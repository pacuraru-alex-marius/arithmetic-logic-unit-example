==> flow/design.v <==
module ALU (
input             clk               ,   
input             rst_n             ,   
input             dcd_req           ,   
input      [3:0]  dcd_opcode        ,   
input      [11:0] dcd_mem_addr      ,   
input      [2:0]  dcd_src_reg_1_addr,   
input      [2:0]  dcd_src_reg_2_addr,   
input      [2:0]  dcd_dst_reg_addr  ,   
input      [15:0] dcd_const         ,   
output reg        dcd_ack           ,   
input      [31:0] data_mem_rd_data  ,   
output reg        data_mem_cen      ,   
output reg        data_mem_rw       ,   
output reg [11:0] data_mem_addr     ,   
output reg [31:0] data_mem_rw_data  ,   
input      [15:0] reg_0_rd_data     ,   
input             reg_0_ack         ,   
output reg        reg_0_req         ,   
output            reg_0_rw          ,   
output reg [2:0]  reg_0_addr        ,   
input      [15:0] reg_1_rd_data     ,   
input             reg_1_ack         ,   
output reg        reg_1_req         ,   
output reg        reg_1_rw          ,   
output reg [2:0]  reg_1_addr        ,   
output reg [15:0] reg_1_wr_data     ,   
output reg        pc_jump_req       ,   
output reg [11:0] pc_jump_addr          
);
localparam LOAD = 4'b0000;
localparam LOAD_const = 4'b0001;
localparam STORE = 4'b0010;
localparam STORE_const = 4'b0011;
localparam ADD = 4'b0100;
localparam SUBSTRACT = 4'b0101;
localparam AND = 4'b0110;
localparam OR = 4'b0111;
localparam JUMP = 4'b1000;
localparam JUMP_IF_EQ = 4'b1001;
reg dcd_req_delay;  
reg cen_delay;  
wire alu_start;  
always@(posedge clk or negedge rst_n)
if(~rst_n) dcd_req_delay <= 0; else
           dcd_req_delay <= dcd_req;
assign alu_start = dcd_req & ~dcd_req_delay;
always@(posedge clk or negedge rst_n)
if(~rst_n) cen_delay <= 0; else
           cen_delay <= data_mem_cen;
always @(posedge clk or negedge rst_n)
if(~rst_n) data_mem_cen <= 0; else
if(data_mem_cen) data_mem_cen <= 0; else
if (((dcd_opcode == LOAD) & alu_start) | ((dcd_opcode == STORE_const) & alu_start) | ((dcd_opcode == STORE) & (reg_0_req & reg_0_ack))) data_mem_cen <= 1;
always @(posedge clk or negedge rst_n)
if(~rst_n) data_mem_rw <= 0; else
if(alu_start) data_mem_rw <= (dcd_opcode == LOAD);
always @(posedge clk or negedge rst_n)
if(~rst_n) data_mem_addr <= 0; else
if(alu_start) data_mem_addr <= (dcd_mem_addr);
always @(posedge clk or negedge rst_n)
if(~rst_n) data_mem_rw_data <= 0; else
if((alu_start) & (dcd_opcode == STORE_const))       data_mem_rw_data <= dcd_const; else
if((reg_0_req & reg_0_ack) & (dcd_opcode == STORE)) data_mem_rw_data <= reg_0_rd_data;
always @(posedge clk or negedge rst_n)
if(~rst_n) reg_0_req <= 0; else
if(reg_0_ack) reg_0_req <= 0; else
if((dcd_opcode != STORE_const) & (dcd_opcode != JUMP) & (dcd_opcode != LOAD) & (dcd_opcode != LOAD_const) & alu_start) reg_0_req <= 1;
assign reg_0_rw = 1;
always @(posedge clk or negedge rst_n)
if(~rst_n) reg_0_addr <= 0; else
if(alu_start) reg_0_addr <= (dcd_src_reg_1_addr);
always @(posedge clk or negedge rst_n)
if(~rst_n) reg_1_req <= 0; else
if(((dcd_opcode == ADD) | (dcd_opcode == SUBSTRACT) | (dcd_opcode == AND) | (dcd_opcode == OR)) & (reg_1_req & reg_1_ack & reg_1_rw)) reg_1_req <= 1; else
if(reg_1_ack) reg_1_req <= 0; else
if(((dcd_opcode == LOAD_const) | (dcd_opcode == ADD) | (dcd_opcode == SUBSTRACT) | (dcd_opcode == AND) | (dcd_opcode == OR)) & (alu_start | (reg_1_req & reg_1_ack))) reg_1_req <= 1; else
if((dcd_opcode == LOAD) & cen_delay) reg_1_req <= 1; 
always @(posedge clk or negedge rst_n)
if(~rst_n) reg_1_rw <= 0; else
if ( ((dcd_opcode == ADD) | (dcd_opcode == SUBSTRACT) | (dcd_opcode == AND) | (dcd_opcode == OR)) & alu_start) reg_1_rw <= 1; else
if (alu_start & (dcd_opcode == LOAD_const)) reg_1_rw <= 0; else
if(((dcd_opcode == ADD) | (dcd_opcode == SUBSTRACT) | (dcd_opcode == AND) | (dcd_opcode == OR)) & reg_1_req & reg_1_ack) reg_1_rw <= 0; else
if((cen_delay) & (dcd_opcode == LOAD)) reg_1_rw <= 0;  
always @(posedge clk or negedge rst_n)
if(~rst_n)                                         reg_1_wr_data <= 0; else
if(reg_1_req & reg_1_ack & reg_1_rw) begin
if(dcd_opcode == ADD)                              reg_1_wr_data <= reg_0_rd_data + reg_1_rd_data; else
if(dcd_opcode == SUBSTRACT)                        reg_1_wr_data <= reg_0_rd_data - reg_1_rd_data; else 
if(dcd_opcode == AND)                              reg_1_wr_data <= reg_0_rd_data & reg_1_rd_data; else 
if(dcd_opcode == OR)                               reg_1_wr_data <= reg_0_rd_data | reg_1_rd_data; 
end
else if(alu_start & (dcd_opcode == LOAD_const))                       reg_1_wr_data <= dcd_const; else 
if((cen_delay) & (dcd_opcode == LOAD))             reg_1_wr_data <= data_mem_rd_data; 
always @(posedge clk or negedge rst_n)
if(~rst_n) reg_1_addr <= 0; else
if(((dcd_opcode == ADD) | (dcd_opcode == SUBSTRACT) | (dcd_opcode == AND) | (dcd_opcode == OR)) & (reg_1_req & reg_1_ack & reg_1_rw)) reg_1_addr <= dcd_dst_reg_addr; else
if(alu_start & ((dcd_opcode == LOAD_const) | (dcd_opcode == LOAD))) reg_1_addr <= dcd_dst_reg_addr; else
if(alu_start) reg_1_addr <= (dcd_src_reg_2_addr);
always @(posedge clk or negedge rst_n)
if(~rst_n) pc_jump_req <= 0; else
if(pc_jump_req) pc_jump_req <= 0; else  
if((alu_start) & (dcd_opcode == JUMP))        pc_jump_req <= 1; else 
if((reg_0_req & reg_0_ack) & (dcd_opcode == JUMP_IF_EQ)) pc_jump_req <= (dcd_const == reg_0_rd_data) ? 1 : 0;
always @(posedge clk or negedge rst_n)
if(~rst_n)    pc_jump_addr <= 0; else
if(alu_start) pc_jump_addr <= (dcd_mem_addr);
always @(posedge clk or negedge rst_n)
if(~rst_n)                                                                                                                       dcd_ack <= 0; else
if(dcd_ack)                                                                                                                      dcd_ack <= 0; else
if(((dcd_opcode == LOAD) | (dcd_opcode == LOAD_const)) & (reg_1_rw == 0) & (reg_1_ack))                                          dcd_ack <= 1; else
if(((dcd_opcode == STORE) | (dcd_opcode == STORE_const)) & (data_mem_cen))                                                       dcd_ack <= 1; else
if(((dcd_opcode == ADD) | (dcd_opcode == SUBSTRACT) | (dcd_opcode == AND) | (dcd_opcode == OR)) & (reg_1_rw == 0) & (reg_1_ack)) dcd_ack <= 1; else
if((dcd_opcode == JUMP) & (alu_start))                                                                                           dcd_ack <= 1; else  
if((dcd_opcode == JUMP_IF_EQ) & (reg_0_req & reg_0_ack))                                                                         dcd_ack <= 1; 
endmodule  
==> Step by step through the tools: ALU <==
Tool output for the design above, in the order of the flow.
Line numbers count from 1 in the design file above.
Operators: Yosys type, input widths -> output width; for muxes data width and select width s.
Library cell names are shortened.
{ "setup": {"top": "ALU", "clock": "clk", "library": "sky130hd", "lib_corner": "tt_025C_1v80"} }

==> Word-level counts <==
Counts by Yosys on the flattened word-level netlist (proc, flatten, opt, wreduce; memories kept). Register bits leave out memories and registers merged into their read ports (data or address). Print and check cells are left out. Cells with the same type and inputs are merged into one.
{ "word_totals": {"inputBits": 110, "register_bits": 75, "output_inout_bits": 86} }
{ "op_classes": {"bitwise": 42, "reduce_and_logical": 9, "addsub": 2, "muxes": 34, "n_eq": 14} }
{ "op_table": {"columns": ["operator", "n"], "rows": [
  ["$mux 16", 7],
  ["$mux 32", 2],
  ["$and 1x1->1", 26],
  ["$mux 1", 22],
  ["$add 16x16->16", 1],
  ["$sub 16x16->16", 1],
  ["$eq 16x16->1", 1],
  ["$and 16x16->16", 1],
  ["$or 16x16->16", 1],
  ["$eq 4x3->1 const B", 4],
  ["$or 1x1->1", 12],
  ["$reduce_bool 4->1", 3],
  ["$mux 3", 3],
  ["$eq 4x2->1 const B", 2],
  ["$eq 4x4->1 const B", 2],
  ["$reduce_bool 3->1", 2],
  ["$ne 5x1->1 const B", 1],
  ["$reduce_bool 2->1", 2],
  ["$eq 4x1->1 const B", 1],
  ["$ne 4x1->1 const B", 1],
  ["$ne 4x2->1 const B", 1],
  ["$ne 4x4->1 const B", 1],
  ["$logic_not 4->1", 1],
  ["$not 1->1", 2],
  ["$reduce_and 2->1", 1]
]} }

==> Depth <==
Depth = most cells in a row (Yosys ltp): at word level without a register or memory, in the mapped netlist without a sequential cell, where the memories' decode and read muxes count.
{ "depth": {"ltp_word": 10, "ABC_AREA": 0, "depth_mapped": 9} }

==> Synthesis result <==
Source: synth_stat.txt of the flow (Yosys; design flattened, memories mapped). It holds for the ABC_AREA given above (unset counts as 0); a run with the other value may have another netlist.
{ "mapped": {"buf_cells": 67, "stdcells": 739, "synth_area_um2": 5731.7, "ff_cells": 59, "sequential_area_um2": 1476.4} }
{ "by_type": {"columns": ["cell", "n", "type_area_um2"], "rows": [
  ["dfrtp_1", 59, 1.48E+03],
  ["ha_1", 47, 588.064],
  ["nand2_1", 112, 420.403],
  ["a21oi_1", 62, 310.298],
  ["mux2i_1", 24, 240.23],
  ["o21ai_0", 45, 225.216],
  ["buf_4", 29, 217.709],
  ["inv_1", 49, 183.926],
  ["nor2_1", 48, 180.173],
  ["xor2_1", 14, 122.618],
  ["nand2b_1", 16, 100.096],
  ["clkbuf_1", 22, 82.579],
  ["xnor2_1", 9, 78.826],
  ["nor3_1", 15, 75.072],
  ["a211o_1", 8, 70.067],
  ["nor2b_1", 11, 68.816],
  ["nand3_1", 13, 65.062],
  ["o31ai_1", 8, 60.058]
]} }
Not listed: further types 54, cells in them 148.

==> Path before layout <==
Source: OpenSTA report_checks on the synthesized netlist (no wires, ideal clock, input and output delay 20% of the period each), path of least setup slack; recovery checks are left aside. Register names are those of the netlist, which keeps one name where synthesis merged equal registers.
{ "synth_timing": {"kind": "input-to-reg", "startpoint": "input port reg_0_rd_data[7]", "endpoint": "register reg_1_wr_data[11]", "slack_ns": 0.227, "setup_ns": 0.124, "path_delay_ns": 1.941, "t_required_ns": 2.586, "tclk_ns": 2.71, "in_delay_ns": 0.542, "driving_pins": 8, "arrival_ns": 2.359, "synth_period_reached_ns": 2.483} }
"path_delay_ns" = arrival - input delay + setup time.
"driving_pins" counts driving pins, that of a launching flip-flop among them; a cell with two outputs on the path counts twice.
"synth_period_reached_ns" is the clock period less the worst setup slack; recovery checks do not enter. This is arithmetic on one report: input and output delays are still those of the set period (20% each).
Between the ends stands the longest chain of elaborated cells between them, by number of cells; it is not shown to be the way that was timed. Of several equally long chains one is given.
A line is the first line of the expression or statement that the cell stems from. Yosys adds cells for indexed reads and writes and turns some case tables into memories.
A register here has more assigning lines than the two given.
{ "synth_via": {"cell_sequence": "inv_1 -> ha_1 -> buf_2 -> or3_1 -> a2111oi_0 -> mux2_2 -> a21oi_1 -> a21oi_1", "elab_chain_cells": 4, "cone_cells": 5, "cone_lines": 3, "cone_classes": "add/sub: 2; mux: 3"} }
{ "synth_lines": {"columns": ["item", "line_no", "source"], "rows": [
  ["from (decl)", 17, "input      [15:0] reg_0_rd_data     ,"],
  ["$sub 16x16->16", 89, "if(dcd_opcode == SUBSTRACT)                        reg_1_wr_data <= reg_0_rd_data - reg_1_rd_data; else"],
  ["$mux 16", 89, null],
  ["$mux 16", 88, "if(dcd_opcode == ADD)                              reg_1_wr_data <= reg_0_rd_data + reg_1_rd_data; else"],
  ["$mux 16", 87, "if(reg_1_req & reg_1_ack & reg_1_rw) begin"],
  ["to (assign)", 88, null],
  ["to (assign)", 89, null],
  ["to (decl)", 27, "output reg [15:0] reg_1_wr_data     ,"]
]} }

==> Path in the finished layout <==
From the final timing report of flow run 1: the path of least setup slack in the routed layout; clock arrival at registers is part of the times.
{ "layout_timing": {"kind": "input-to-reg", "startpoint": "input port reg_0_rd_data[1]", "endpoint": "register reg_1_wr_data[11]", "setup_ns": 0.12, "tclk_ns": 2.97, "driving_pins": 11, "t_required_ns": 3.19, "in_delay_ns": 0.59, "arrival_ns": 2.50, "slack_ns": 0.69} }
Between the ends stands the longest chain of elaborated cells between them, by number of cells; it is not shown to be the way that was timed. Of several equally long chains one is given.
A register here has more assigning lines than the two given.
{ "layout_via": {"cell_sequence": "buf_8 -> clkinvlp_4 -> ha_4 -> o21bai_4 -> o211ai_1 -> buf_4 -> buf_4 -> a2111oi_4 -> mux2_4 -> a21oi_4 -> a21oi_2", "elab_chain_cells": 4, "cone_cells": 5, "cone_lines": 3, "cone_classes": "add/sub: 2; mux: 3"} }
{ "layout_lines": {"columns": ["item", "line_no", "source"], "rows": [
  ["from (decl)", 17, "input      [15:0] reg_0_rd_data     ,"],
  ["$sub 16x16->16", 89, "if(dcd_opcode == SUBSTRACT)                        reg_1_wr_data <= reg_0_rd_data - reg_1_rd_data; else"],
  ["$mux 16", 89, null],
  ["$mux 16", 88, "if(dcd_opcode == ADD)                              reg_1_wr_data <= reg_0_rd_data + reg_1_rd_data; else"],
  ["$mux 16", 87, "if(reg_1_req & reg_1_ack & reg_1_rw) begin"],
  ["to (assign)", 88, null],
  ["to (assign)", 89, null],
  ["to (decl)", 27, "output reg [15:0] reg_1_wr_data     ,"]
]} }

Appendix: measured runs

Measured data: module ALU, platform sky130hd, 2 stored runs of the flow under differing settings, order arbitrary. Input and output delays are each 20% of the period that was set; the output load is 0.01 pF.
"achieved clock period (ns)" is the run's clock period less its worst setup slack. It is reckoned from that one timing run; input and output delays stay at 20% of the period that was set.
"worst setup path time (ns)" = time allowed to the worst setup path (clock period - input delay - output delay, where it has them) - its slack; a late launch clock adds to it, a late capture clock takes from it.
"finish__power__total" is the tool's figure for a default switching activity; nothing was simulated.

settings of flow run 1
{
  "period_ns": 2.97,
  "SETUP_SLACK_MARGIN": 0.82,
  "CAP_MARGIN": 20,
  "CORE_MARGIN": 2,
  "CORE_UTILIZATION": 40,
  "SLEW_MARGIN": 20
}
report of flow run 1
yosys chip area after synthesis (um^2): 5731.7
finish__design__die__area: 15302.9
finish__design__instance__area__stdcell: 9414.0
finish__design__instance__utilization: 0.6756
finish__timing__setup__ws: 0.690
finish__timing__setup__tns: 0.000
finish__timing__hold__ws: 0.428
finish__power__total: 3.909e-03
achieved clock period (ns): 2.280
worst setup path time (ns): 1.69
worst setup path kind: input-to-reg

settings of flow run 2
{
  "period_ns": 3.72,
  "CORE_UTILIZATION": 19,
  "PLACE_DENSITY_LB_ADDON": 0.17,
  "HOLD_SLACK_MARGIN": 0.08,
  "CORE_ASPECT_RATIO": 1.55,
  "CELL_PAD_IN_SITES_GLOBAL_PLACEMENT": 0,
  "CELL_PAD_IN_SITES_DETAIL_PLACEMENT": 0,
  "GPL_TIMING_DRIVEN": 1,
  "CAP_MARGIN": 25,
  "SLEW_MARGIN": 20,
  "MIN_ROUTING_LAYER": "met2",
  "MAX_ROUTING_LAYER": "met4",
  "CORE_MARGIN": 2
}
report of flow run 2
yosys chip area after synthesis (um^2): 5731.7
finish__design__die__area: 31605.9
finish__design__instance__area__stdcell: 8640.8
finish__design__instance__utilization: 0.2895
finish__timing__setup__ws: 0.226
finish__timing__setup__tns: 0.000
finish__timing__hold__ws: 0.420
finish__power__total: 3.087e-03
achieved clock period (ns): 3.494
worst setup path time (ns): 2.75
worst setup path kind: input-to-reg
